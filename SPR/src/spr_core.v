==> flow/design.v <==
module core_l (
    input clk,
    input i_hs,
    input i_vs,
    input en,
    input spr_seperate_case,
    input is_boarder,
    input is_original,
    input [13:0] pValue_border,
    input [13:0] pValue2_edge,
    input [13:0] pValue3_edge,
    input [13:0] pValue4_edge,
    input [13:0] pValue5_edge,
    input [3:0] is_edge,
    input [11:0] prev,
    input [11:0] curr,
    output [10:0] core_out
);
wire is_special_case_w;
reg is_special_case_r;
assign is_special_case_w = (spr_seperate_case) ? (is_boarder || is_edge[3] || is_edge[2] || is_edge[1] || is_edge[0]) : is_original;
wire [11:0] add1, add2;
wire [12:0] add_w;
reg [12:0] add_r;
assign add1 = prev;
assign add2 = curr;
assign add_w = add1 + add2;
wire [12:0] mult1;
reg [13:0] mult2;
wire [19:0] mult_w;
reg [11:0] mult_r;
assign mult1 = add_r;
assign mult_w = mult1 * mult2;
wire [11:0] add_shift_w;
reg [11:0] add_shift_r;
assign add_shift_w = add_r>>1;
assign core_out = (is_special_case_r) ? ((mult_r[11])?11'b111_1111_1111:mult_r[10:0]) : add_shift_r>>1;
always @(*) begin
    if(spr_seperate_case)begin
        if(is_boarder)begin
            mult2 = pValue_border;
        end
        else begin
            case (is_edge)
                4'b1000: begin
                    mult2 = pValue2_edge;
                end
                4'b0100: begin
                    mult2 = pValue3_edge;
                end
                4'b0010: begin
                    mult2 = pValue4_edge;
                end
                4'b0001: begin
                    mult2 = pValue5_edge;
                end
                default: begin
                    mult2 = pValue2_edge;
                end
            endcase
        end
    end
    else begin
        mult2 = pValue2_edge;
    end
end
always @(posedge clk) begin
    if(!i_hs || !i_vs)begin
        mult_r <= 0;
    end
    else if(en)begin
        mult_r <= mult_w>>8;
    end
end
always @(posedge clk) begin
    if(!i_hs || !i_vs)begin
        add_r <= 0;
        add_shift_r <= 0;
        is_special_case_r <= 0;
    end
    else begin
        add_r <= add_w;
        add_shift_r <= add_shift_w;
        is_special_case_r <= is_special_case_w;
    end
end
endmodule
module core_r (
    input clk,
    input i_hs,
    input i_vs,
    input en,
    input spr_seperate_case,
    input is_original,
    input [13:0] pValue2_edge,
    input [13:0] pValue3_edge,
    input [13:0] pValue4_edge,
    input [13:0] pValue5_edge,
    input [3:0] is_edge,
    input [11:0] prev,
    input [11:0] curr,
    output [10:0] core_out
);
wire is_special_case_w;
reg is_special_case_r;
assign is_special_case_w = (spr_seperate_case) ? (is_edge[3] || is_edge[2] || is_edge[1] || is_edge[0]) : is_original;
wire [11:0] add1, add2;
wire [12:0] add_w;
reg [12:0] add_r;
assign add1 = prev;
assign add2 = curr;
assign add_w = add1 + add2;
wire [12:0] mult1;
reg [13:0] mult2;
wire [19:0] mult_w;
reg [11:0] mult_r;
assign mult1 = add_r;
assign mult_w = mult1 * mult2;
wire [11:0] add_shift_w;
reg [11:0] add_shift_r;
assign add_shift_w = add_r>>1;
assign core_out = (is_special_case_r) ? ((mult_r[11])?11'b111_1111_1111:mult_r[10:0]) : add_shift_r>>1;
always @(*) begin
    if(spr_seperate_case)begin
            case (is_edge)
                4'b1000: begin
                    mult2 = pValue2_edge;
                end
                4'b0100: begin
                    mult2 = pValue3_edge;
                end
                4'b0010: begin
                    mult2 = pValue4_edge;
                end
                4'b0001: begin
                    mult2 = pValue5_edge;
                end
                default: begin
                    mult2 = pValue2_edge;
                end
            endcase
    end
    else begin
        mult2 = pValue2_edge;
    end
end
always @(posedge clk) begin
    if(!i_hs || !i_vs)begin
        mult_r <= 0;
    end
    else if(en)begin
        mult_r <= mult_w>>8;
    end
end
always @(posedge clk) begin
    if(!i_hs || !i_vs)begin
        add_r <= 0;
        add_shift_r <= 0;
        is_special_case_r <= 0;
    end
    else begin
        add_r <= add_w;
        add_shift_r <= add_shift_w;
        is_special_case_r <= is_special_case_w;
    end
end
endmodule
module special_case_detect_l (
    input clk,
    input i_hs,
    input i_vs,
    input is_first_pixel,
    input [11:0] spr_thr_edge,
    input [11:0] prev,
    input [11:0] curr,
    input [11:0] next,
    output is_boarder,
    output is_original,
    output [3:0] is_edge
);
wire is_original_w;
reg is_original_r;
wire [3:0] is_edge_w;
reg [3:0] is_edge_r;
wire is_boarder_w;
reg is_boarder_r;
wire [12:0] curr_prev_diff_w, curr_next_diff_w;
wire [12:0] abs_curr_prev_diff_w, abs_curr_next_diff_w;
reg edge_2_flag, edge_3_flag, edge_4_flag, edge_5_flag;
assign is_original_w = (prev == 0) ^ (curr == 0);
assign is_boarder_w = is_first_pixel;
assign is_original = is_original_r;
assign is_boarder = is_boarder_r;
assign is_edge_w = {edge_2_flag, edge_3_flag, edge_4_flag, edge_5_flag};
assign curr_prev_diff_w = curr - prev;
assign curr_next_diff_w = curr - next;
assign is_edge = is_edge_r;
assign abs_curr_prev_diff_w = ~curr_prev_diff_w+1;
assign abs_curr_next_diff_w = (curr_next_diff_w[12]) ? ~curr_next_diff_w+1 : curr_next_diff_w;
always @(*) begin
    edge_2_flag = (curr_prev_diff_w[12]) ? 0 : ((curr_prev_diff_w>>4 >= spr_thr_edge)&&(abs_curr_next_diff_w>>4 >= spr_thr_edge));
    edge_3_flag = (curr_prev_diff_w[12]) ? 0 : ((curr_prev_diff_w>>4 >= spr_thr_edge)&&(abs_curr_next_diff_w>>4 < spr_thr_edge));
    edge_4_flag = (curr_prev_diff_w[12]) ? ((abs_curr_prev_diff_w>>4 >= spr_thr_edge)&&(abs_curr_next_diff_w>>4 <= spr_thr_edge)) : 0;
    edge_5_flag = (curr_prev_diff_w[12]) ? ((abs_curr_prev_diff_w>>4 >= spr_thr_edge)&&(abs_curr_next_diff_w>>4 > spr_thr_edge)) : 0;
end
always @(posedge clk) begin
    if(!i_hs || !i_vs)begin
        is_original_r <= 0;
        is_boarder_r <= 0;
	is_edge_r <= 0;
    end
    else begin
        is_original_r <= is_original_w;
        is_boarder_r <= is_boarder_w;
	is_edge_r <= is_edge_w;
    end
end
endmodule
module special_case_detect_r (
    input clk,
    input i_hs,
    input i_vs,
    input [11:0] spr_thr_edge,
    input [11:0] prev,
    input [11:0] curr,
    input [11:0] next,
    output is_original,
    output [3:0] is_edge
);
wire is_original_w;
reg is_original_r;
wire [3:0] is_edge_w;
reg [3:0] is_edge_r;
wire [12:0] curr_prev_diff_w, curr_next_diff_w;
wire [12:0] abs_curr_prev_diff_w, abs_curr_next_diff_w;
reg edge_2_flag, edge_3_flag, edge_4_flag, edge_5_flag;
assign is_original_w = (prev == 0) ^ (curr == 0);
assign is_original = is_original_r;
assign is_edge_w = {edge_2_flag, edge_3_flag, edge_4_flag, edge_5_flag};
assign curr_prev_diff_w = curr - prev;
assign curr_next_diff_w = curr - next;
assign is_edge = is_edge_r;
assign abs_curr_prev_diff_w = ~curr_prev_diff_w+1;
assign abs_curr_next_diff_w = (curr_next_diff_w[12]) ? ~curr_next_diff_w+1 : curr_next_diff_w;
always @(*) begin
    edge_2_flag = (curr_prev_diff_w[12]) ? 0 : ((curr_prev_diff_w>>4 >= spr_thr_edge)&&(abs_curr_next_diff_w>>4 >= spr_thr_edge));
    edge_3_flag = (curr_prev_diff_w[12]) ? 0 : ((curr_prev_diff_w>>4 >= spr_thr_edge)&&(abs_curr_next_diff_w>>4 < spr_thr_edge));
    edge_4_flag = (curr_prev_diff_w[12]) ? ((abs_curr_prev_diff_w>>4 >= spr_thr_edge)&&(abs_curr_next_diff_w>>4 <= spr_thr_edge)) : 0;
    edge_5_flag = (curr_prev_diff_w[12]) ? ((abs_curr_prev_diff_w>>4 >= spr_thr_edge)&&(abs_curr_next_diff_w>>4 > spr_thr_edge)) : 0;
end
always @(posedge clk) begin
    if(!i_hs || !i_vs)begin
        is_original_r <= 0;
	is_edge_r <= 0;
    end
    else begin
        is_original_r <= is_original_w;
	is_edge_r <= is_edge_w;
    end
end
endmodule
module spr_core (
    input clk,
    input i_hs,
    input i_vs,
    input en,
    input spr_seperate_case,
    input is_first_pixel,
    input odd_even_flag,
    input [11:0] spr_thr_edge_r,
    input [13:0] pValue2_edge_r,
    input [13:0] pValue3_edge_r,
    input [13:0] pValue4_edge_r,
    input [13:0] pValue5_edge_r,
    input [13:0] pValue_border_r,
    input [11:0] spr_thr_edge_b,
    input [13:0] pValue2_edge_b,
    input [13:0] pValue3_edge_b,
    input [13:0] pValue4_edge_b,
    input [13:0] pValue5_edge_b,
    input [13:0] pValue_border_b,
    input [59:0] spr_core_in_r,    
    input [59:0] spr_core_in_b,    
    output [21:0] spr_core_out_r,       
    output [21:0] spr_core_out_b
);
wire [11:0] spr_core_prev_0_r, spr_core_prev_1_r; 
wire [11:0] spr_core_curr_0_r, spr_core_curr_1_r; 
wire [11:0] spr_core_next_0_r, spr_core_next_1_r;
wire [11:0] spr_core_prev_0_b, spr_core_prev_1_b; 
wire [11:0] spr_core_curr_0_b, spr_core_curr_1_b; 
wire [11:0] spr_core_next_0_b, spr_core_next_1_b;
wire is_boarder_0_r;
wire is_original_0_r, is_original_1_r;
wire [3:0] is_edge_0_r, is_edge_1_r;
wire is_boarder_0_b;
wire is_original_0_b, is_original_1_b;
wire [3:0] is_edge_0_b, is_edge_1_b;
wire [10:0] core_out_0_r, core_out_1_r;
wire [10:0] core_out_0_b, core_out_1_b;
assign spr_core_out_r = {core_out_1_r, core_out_0_r};
assign spr_core_out_b = {core_out_1_b, core_out_0_b};
assign spr_core_prev_0_r = spr_core_in_r[11:0];
assign spr_core_curr_0_r = spr_core_in_r[23:12];
assign spr_core_next_0_r = spr_core_in_r[35:24];
assign spr_core_prev_1_r = spr_core_in_r[35:24];
assign spr_core_curr_1_r = spr_core_in_r[47:36];
assign spr_core_next_1_r = spr_core_in_r[59:48];
assign spr_core_prev_0_b = spr_core_in_b[11:0];
assign spr_core_curr_0_b = spr_core_in_b[23:12];
assign spr_core_next_0_b = spr_core_in_b[35:24];
assign spr_core_prev_1_b = spr_core_in_b[35:24];
assign spr_core_curr_1_b = spr_core_in_b[47:36];
assign spr_core_next_1_b = spr_core_in_b[59:48];
wire is_first_pixel_r, is_first_pixel_b;
assign is_first_pixel_r = (odd_even_flag) ? 0 : is_first_pixel;
assign is_first_pixel_b = (odd_even_flag) ? is_first_pixel : 0;
special_case_detect_l scd_0_r(
    .clk(clk),
    .i_hs(i_hs),
    .i_vs(i_vs),
    .is_first_pixel(is_first_pixel_r),
    .spr_thr_edge(spr_thr_edge_r),
    .prev(spr_core_prev_0_r),
    .curr(spr_core_curr_0_r),
    .next(spr_core_next_0_r),
    .is_boarder(is_boarder_0_r),
    .is_original(is_original_0_r),
    .is_edge(is_edge_0_r)
);
special_case_detect_r scd_1_r(
    .clk(clk),
    .i_hs(i_hs),
    .i_vs(i_vs),
    .spr_thr_edge(spr_thr_edge_r),
    .prev(spr_core_prev_1_r),
    .curr(spr_core_curr_1_r),
    .next(spr_core_next_1_r),
    .is_original(is_original_1_r),
    .is_edge(is_edge_1_r)
);
core_l c_0_r(
    .clk(clk),
    .i_hs(i_hs),
    .i_vs(i_vs),
    .en(en),
    .spr_seperate_case(spr_seperate_case),
    .is_boarder(is_boarder_0_r),
    .is_original(is_original_0_r),
    .is_edge(is_edge_0_r),
    .pValue_border(pValue_border_r),
    .pValue2_edge(pValue2_edge_r),
    .pValue3_edge(pValue3_edge_r),
    .pValue4_edge(pValue4_edge_r),
    .pValue5_edge(pValue5_edge_r),
    .prev(spr_core_prev_0_r),
    .curr(spr_core_curr_0_r),
    .core_out(core_out_0_r)
);
core_r c_1_r(
    .clk(clk),
    .i_hs(i_hs),
    .i_vs(i_vs),
    .en(en),
    .spr_seperate_case(spr_seperate_case),
    .is_original(is_original_1_r),
    .is_edge(is_edge_1_r),
    .pValue2_edge(pValue2_edge_r),
    .pValue3_edge(pValue3_edge_r),
    .pValue4_edge(pValue4_edge_r),
    .pValue5_edge(pValue5_edge_r),
    .prev(spr_core_prev_1_r),
    .curr(spr_core_curr_1_r),
    .core_out(core_out_1_r)
);
special_case_detect_l scd_0_b(
    .clk(clk),
    .i_hs(i_hs),
    .i_vs(i_vs),
    .spr_thr_edge(spr_thr_edge_b),
    .is_first_pixel(is_first_pixel_b),
    .prev(spr_core_prev_0_b),
    .curr(spr_core_curr_0_b),
    .next(spr_core_next_0_b),
    .is_boarder(is_boarder_0_b),
    .is_original(is_original_0_b),
    .is_edge(is_edge_0_b)
);
special_case_detect_r scd_1_b(
    .clk(clk),
    .i_hs(i_hs),
    .i_vs(i_vs),
    .spr_thr_edge(spr_thr_edge_b),
    .prev(spr_core_prev_1_b),
    .curr(spr_core_curr_1_b),
    .next(spr_core_next_1_b),
    .is_original(is_original_1_b),
    .is_edge(is_edge_1_b)
);
core_l c_0_b(
    .clk(clk),
    .i_hs(i_hs),
    .i_vs(i_vs),
    .en(en),
    .spr_seperate_case(spr_seperate_case),
    .is_boarder(is_boarder_0_b),
    .is_original(is_original_0_b),
    .is_edge(is_edge_0_b),
    .pValue_border(pValue_border_b),
    .pValue2_edge(pValue2_edge_b),
    .pValue3_edge(pValue3_edge_b),
    .pValue4_edge(pValue4_edge_b),
    .pValue5_edge(pValue5_edge_b),
    .prev(spr_core_prev_0_b),
    .curr(spr_core_curr_0_b),
    .core_out(core_out_0_b)
);
core_r c_1_b(
    .clk(clk),
    .i_hs(i_hs),
    .i_vs(i_vs),
    .en(en),
    .spr_seperate_case(spr_seperate_case),
    .is_original(is_original_1_b),
    .is_edge(is_edge_1_b),
    .pValue2_edge(pValue2_edge_b),
    .pValue3_edge(pValue3_edge_b),
    .pValue4_edge(pValue4_edge_b),
    .pValue5_edge(pValue5_edge_b),
    .prev(spr_core_prev_1_b),
    .curr(spr_core_curr_1_b),
    .core_out(core_out_1_b)
);
endmodule
* Reports on spr_core
What the tools print for spr_core, step after step. Line numbers count from 1 in the design file above. Not given: n/a
Design: top spr_core, clock input clk, cell library sky130hd, corner tt_025C_1v80

* After elaboration
Source: Yosys, flattened and elaborated, memories not mapped. Widths are those after wreduce. Registers that Yosys merges into a memory's read port (data or address) are not register bits. Print and check cells do not count. Equal cells are merged and count once.
Bit counts: register bits 174, output and inout bits 44
Cells by class: add/sub/neg operators 20, multiply operators 4, $lt $le $gt $ge 24, equal/unequal tests 12, mux-type cells 26, bitwise operators 17, reduce/logical cells 51
Operators with widths (count):
- multiplier 13 x 14 -> 20 bit | 4
- parallel mux 14 bit (select 3 bit) | 4
- >= comparator 9 x 12 -> 1 bit | 12
- subtractor 12 x 12 -> 13 bit | 8
- adder 13 x 1 -> 13 bit (second input constant) | 8
- inverter 13 bit | 8
- logical NOT 12 bit | 8
- two-way mux 11 bit | 8
- two-way mux 14 bit | 6
- adder 12 x 12 -> 13 bit | 4
- two-way mux 13 bit | 4
- greater-than comparator 9 x 12 -> 1 bit | 4
- less-or-equal comparator 9 x 12 -> 1 bit | 4
- less-than comparator 9 x 12 -> 1 bit | 4
- OR reduction 2 bit | 10
- logical AND 1 bit | 16
- == test 4 x 1 -> 1 bit (second input constant) | 4
- == test 4 x 2 -> 1 bit (second input constant) | 4
- == test 4 x 3 -> 1 bit (second input constant) | 4
- logical OR 1 bit | 15
- inverter 1 bit | 5
- bitwise XOR 1 bit | 4
- two-way mux 1 bit | 4
- logical NOT 1 bit | 2

* Longest topological paths
Depth = most cells in a row (Yosys ltp): at word level without a register or memory, in the mapped netlist without a sequential cell, where the memories' decode and read muxes count.
Depth: depth after elaboration 6, ABC_AREA 0, mapped depth 29, gate-level depth less buffers 26

* Synthesis result
Source: synth_stat.txt of the flow (Yosys; design flattened, memories mapped). It holds for the ABC_AREA given above (unset counts as 0); a run with the other value may have another netlist. The area totals of this step are shown rounded.
Cells by type:
- sky130_fd_sc_hd__fa_1 | count 460, total area 9.21E+03 um2
- sky130_fd_sc_hd__ha_1 | count 424, total area 5.31E+03 um2
- sky130_fd_sc_hd__dfxtp_1 | count 170, total area 3.4E+03 um2
- sky130_fd_sc_hd__inv_1 | count 817, total area 3.07E+03 um2
- sky130_fd_sc_hd__and2_1 | count 322, total area 2.01E+03 um2
- sky130_fd_sc_hd__nand2_1 | count 435, total area 1.63E+03 um2
- sky130_fd_sc_hd__xnor2_1 | count 134, total area 1.17E+03 um2
- sky130_fd_sc_hd__nor2_1 | count 251, total area 942.154 um2
- sky130_fd_sc_hd__a21oi_1 | count 185, total area 925.888 um2
- sky130_fd_sc_hd__o21ai_0 | count 158, total area 790.758 um2
- sky130_fd_sc_hd__a21o_1 | count 77, total area 578.054 um2
- sky130_fd_sc_hd__xor2_1 | count 66, total area 578.054 um2
- sky130_fd_sc_hd__clkbuf_1 | count 148, total area 555.533 um2
- sky130_fd_sc_hd__and3_1 | count 58, total area 362.848 um2
- sky130_fd_sc_hd__mux2i_1 | count 36, total area 360.346 um2
- sky130_fd_sc_hd__nor3_1 | count 68, total area 340.326 um2
- sky130_fd_sc_hd__a222oi_1 | count 32, total area 320.307 um2
- sky130_fd_sc_hd__o21a_1 | count 39, total area 292.781 um2
Not listed: further types 62, cells in them 623.
Mapped netlist: cells in the netlist 4503, synthesis area 36400 um2, area of sequential cells 3400 um2, flip-flops 170
By module: a second synthesis without flattening, with its own total; a netlist apart from the flattened one above.
Unflattened totals: cells (unflattened synthesis) 4612, area total of the unflattened synthesis 37300 um2
Rows give one instance, submodules left out.
By module:
- core_l | instances 2, cells 862, area 7130 um2
- core_r | instances 2, cells 827, area 6890 um2
- special_case_detect_l | instances 2, cells 312, area 2370 um2
- special_case_detect_r | instances 2, cells 304, area 2270 um2
- spr_core | instances 1, cells 2, area 16.3 um2

* Worst setup path after synthesis
OpenSTA on the mapped netlist: ideal clock, no wires. The path of least setup slack (recovery checks aside). Input and output delay are each 20% of the period. Register names are those of the netlist, which keeps one name where synthesis merged equal registers.
Path post-synthesis: path type input to register, start point input port spr_seperate_case, end point register c_1_r.mult_r[10], period 7.78 ns, external input delay 1.556 ns, launch time at the first pin 1.556 ns, data arrival time 7.803 ns, required time 7.718 ns, setup slack -0.085 ns, delay of the path 6.309 ns, driving pins on the path 27, path buffers 4, synthesis period reached 7.865 ns
"delay of the path" is the arrival time less input delay plus setup time. "driving pins on the path" counts driving pins, that of a launching flip-flop among them; a cell with two outputs on the path counts twice. "synthesis period reached" = period - worst setup slack (recovery checks aside). The figure is calculated, with input and output delays left at 20% of the set period. The rows between start and end are the longest chain of elaborated cells between them; the timing report does not say that the signal goes this way. Where chains are equally long, one stands for them. Each line given opens the expression or statement behind the cell; cells for indexed reads and writes are added by Yosys, which also makes memories of some case tables.
On the way, post-synthesis: path through sky130_fd_sc_hd__clkbuf_1 -> sky130_fd_sc_hd__o2111ai_2 -> sky130_fd_sc_hd__clkbuf_1 -> sky130_fd_sc_hd__clkbuf_1 -> sky130_fd_sc_hd__o21ai_0 -> sky130_fd_sc_hd__clkbuf_1 -> sky130_fd_sc_hd__and2_1 -> sky130_fd_sc_hd__fa_1 -> sky130_fd_sc_hd__inv_1 -> sky130_fd_sc_hd__fa_1 -> sky130_fd_sc_hd__inv_1 -> sky130_fd_sc_hd__fa_1 -> sky130_fd_sc_hd__fa_1 -> sky130_fd_sc_hd__inv_1 -> sky130_fd_sc_hd__fa_1 -> sky130_fd_sc_hd__inv_1 -> sky130_fd_sc_hd__ha_1 -> sky130_fd_sc_hd__a21oi_1 -> sky130_fd_sc_hd__inv_1 -> sky130_fd_sc_hd__a31oi_1 -> sky130_fd_sc_hd__nor2b_1 -> sky130_fd_sc_hd__o21ai_0 -> sky130_fd_sc_hd__nor3_1 -> sky130_fd_sc_hd__o31ai_1 -> sky130_fd_sc_hd__nor2b_1 -> sky130_fd_sc_hd__or4b_1 -> sky130_fd_sc_hd__nand3_1, cells in the longest elaborated chain 2, elaborated cells on any way between the ends 2, RTL lines with such cells 2, classes of those cells mul: 1; mux: 1
RTL lines, path post-synthesis:
- start: declaration | RTL line 267 | input spr_seperate_case,
- two-way mux 14 bit | RTL line 124 | if(spr_seperate_case)begin
- multiplier 13 x 14 -> 20 bit | RTL line 118 | assign mult_w = mult1 * mult2;
- end: assignment | RTL line 149 | mult_r <= 0;
- end: assignment | RTL line 152 | mult_r <= mult_w>>8;
- end: declaration | RTL line 116 | reg [11:0] mult_r;

* Timing after layout
Path of least setup slack in the final report of stored run 1 (OpenROAD, finished layout, wires in). Where an end is a register, its clock arrival counts in the times.
Path post-layout: path type input to register, start point input port pValue4_edge_r[9], end point register c_0_r.mult_r[10], period 6.81 ns, external input delay 1.36 ns, launch time at the first pin 1.36 ns, data arrival time 7.10 ns, required time 7.25 ns, setup slack 0.14 ns, driving pins on the path 26, path buffers 4
The rows between start and end are the longest chain of elaborated cells between them; the timing report does not say that the signal goes this way. Where chains are equally long, one stands for them.
On the way, post-layout: path through sky130_fd_sc_hd__buf_6 -> sky130_fd_sc_hd__a22o_1 -> sky130_fd_sc_hd__a221o_1 -> sky130_fd_sc_hd__a32o_2 -> sky130_fd_sc_hd__buf_4 -> sky130_fd_sc_hd__buf_6 -> sky130_fd_sc_hd__and2_1 -> sky130_fd_sc_hd__fa_1 -> sky130_fd_sc_hd__inv_1 -> sky130_fd_sc_hd__fa_1 -> sky130_fd_sc_hd__inv_1 -> sky130_fd_sc_hd__fa_1 -> sky130_fd_sc_hd__fa_1 -> sky130_fd_sc_hd__inv_1 -> sky130_fd_sc_hd__fa_1 -> sky130_fd_sc_hd__inv_1 -> sky130_fd_sc_hd__ha_4 -> sky130_fd_sc_hd__inv_2 -> sky130_fd_sc_hd__o21bai_1 -> sky130_fd_sc_hd__a21o_1 -> sky130_fd_sc_hd__a21oi_2 -> sky130_fd_sc_hd__a2bb2oi_2 -> sky130_fd_sc_hd__o211ai_1 -> sky130_fd_sc_hd__buf_4 -> sky130_fd_sc_hd__o311a_1 -> sky130_fd_sc_hd__a21oi_1, cells in the longest elaborated chain 4, elaborated cells on any way between the ends 4, RTL lines with such cells 4, classes of those cells mul: 1; mux: 3
RTL lines, path post-layout:
- start: declaration | RTL line 273 | input [13:0] pValue4_edge_r,
- parallel mux 14 bit (select 3 bit) | RTL line 44 | case (is_edge)
- two-way mux 14 bit | RTL line 40 | if(is_boarder)begin
- two-way mux 14 bit | RTL line 39 | if(spr_seperate_case)begin
- multiplier 13 x 14 -> 20 bit | RTL line 33 | assign mult_w = mult1 * mult2;
- end: assignment | RTL line 69 | mult_r <= 0;
- end: assignment | RTL line 72 | mult_r <= mult_w>>8;
- end: declaration | RTL line 31 | reg [11:0] mult_r;

spr_core through Yosys and OpenROAD on sky130hd: 2 stored runs, unordered, with their settings and measured results. The constraints put input and output delay at 20% of the set period each and load the outputs with 0.01 pF.
"achieved clock period" means the clock period less the worst setup slack. The figure is calculated, with input and output delays left at 20% of the set period.
"worst setup path time": the worst setup path's part of the clock period (all of it between registers, 20% less for each end at a port) less its slack. A launch clock that arrives late makes it longer, a capture clock that arrives late makes it shorter.
"power" is the tool's figure for a default switching activity; nothing was simulated.
Values from the reports are rounded here.
[stored run 1] settings: period_ns=6.81, CORE_UTILIZATION=53, SETUP_SLACK_MARGIN=0.05, CORE_ASPECT_RATIO=1.2, CELL_PAD_IN_SITES_GLOBAL_PLACEMENT=0, CTS_CLUSTER_DIAMETER=47, CAP_MARGIN=35, SLEW_MARGIN=35, MAX_ROUTING_LAYER=met4, CORE_MARGIN=2
[stored run 1] result: chip area after synthesis (Yosys) 36400 um2, die area 70800 um2, standard-cell area of the final layout 44400 um2, worst setup slack after layout 0.145 ns, total negative slack 0.000 ns, power 6890 uW, achieved clock period 6.665 ns, worst setup path time 5.30 ns, worst setup path kind input to register
[stored run 2] settings: period_ns=9.58, CORE_UTILIZATION=32, SETUP_SLACK_MARGIN=2.4, PLACE_DENSITY=0.94, CORE_ASPECT_RATIO=0.84, CORE_MARGIN=3, CELL_PAD_IN_SITES_GLOBAL_PLACEMENT=1, ABC_AREA=1, GPL_ROUTABILITY_DRIVEN=1, CTS_CLUSTER_SIZE=24, CTS_CLUSTER_DIAMETER=330, CAP_MARGIN=20, SLEW_MARGIN=20
[stored run 2] result: chip area after synthesis (Yosys) 36900 um2, die area 120000 um2, standard-cell area of the final layout 43400 um2, worst setup slack after layout 2.61 ns, total negative slack 0.000 ns, power 5130 uW, achieved clock period 6.966 ns, worst setup path time 5.05 ns, worst setup path kind input to register
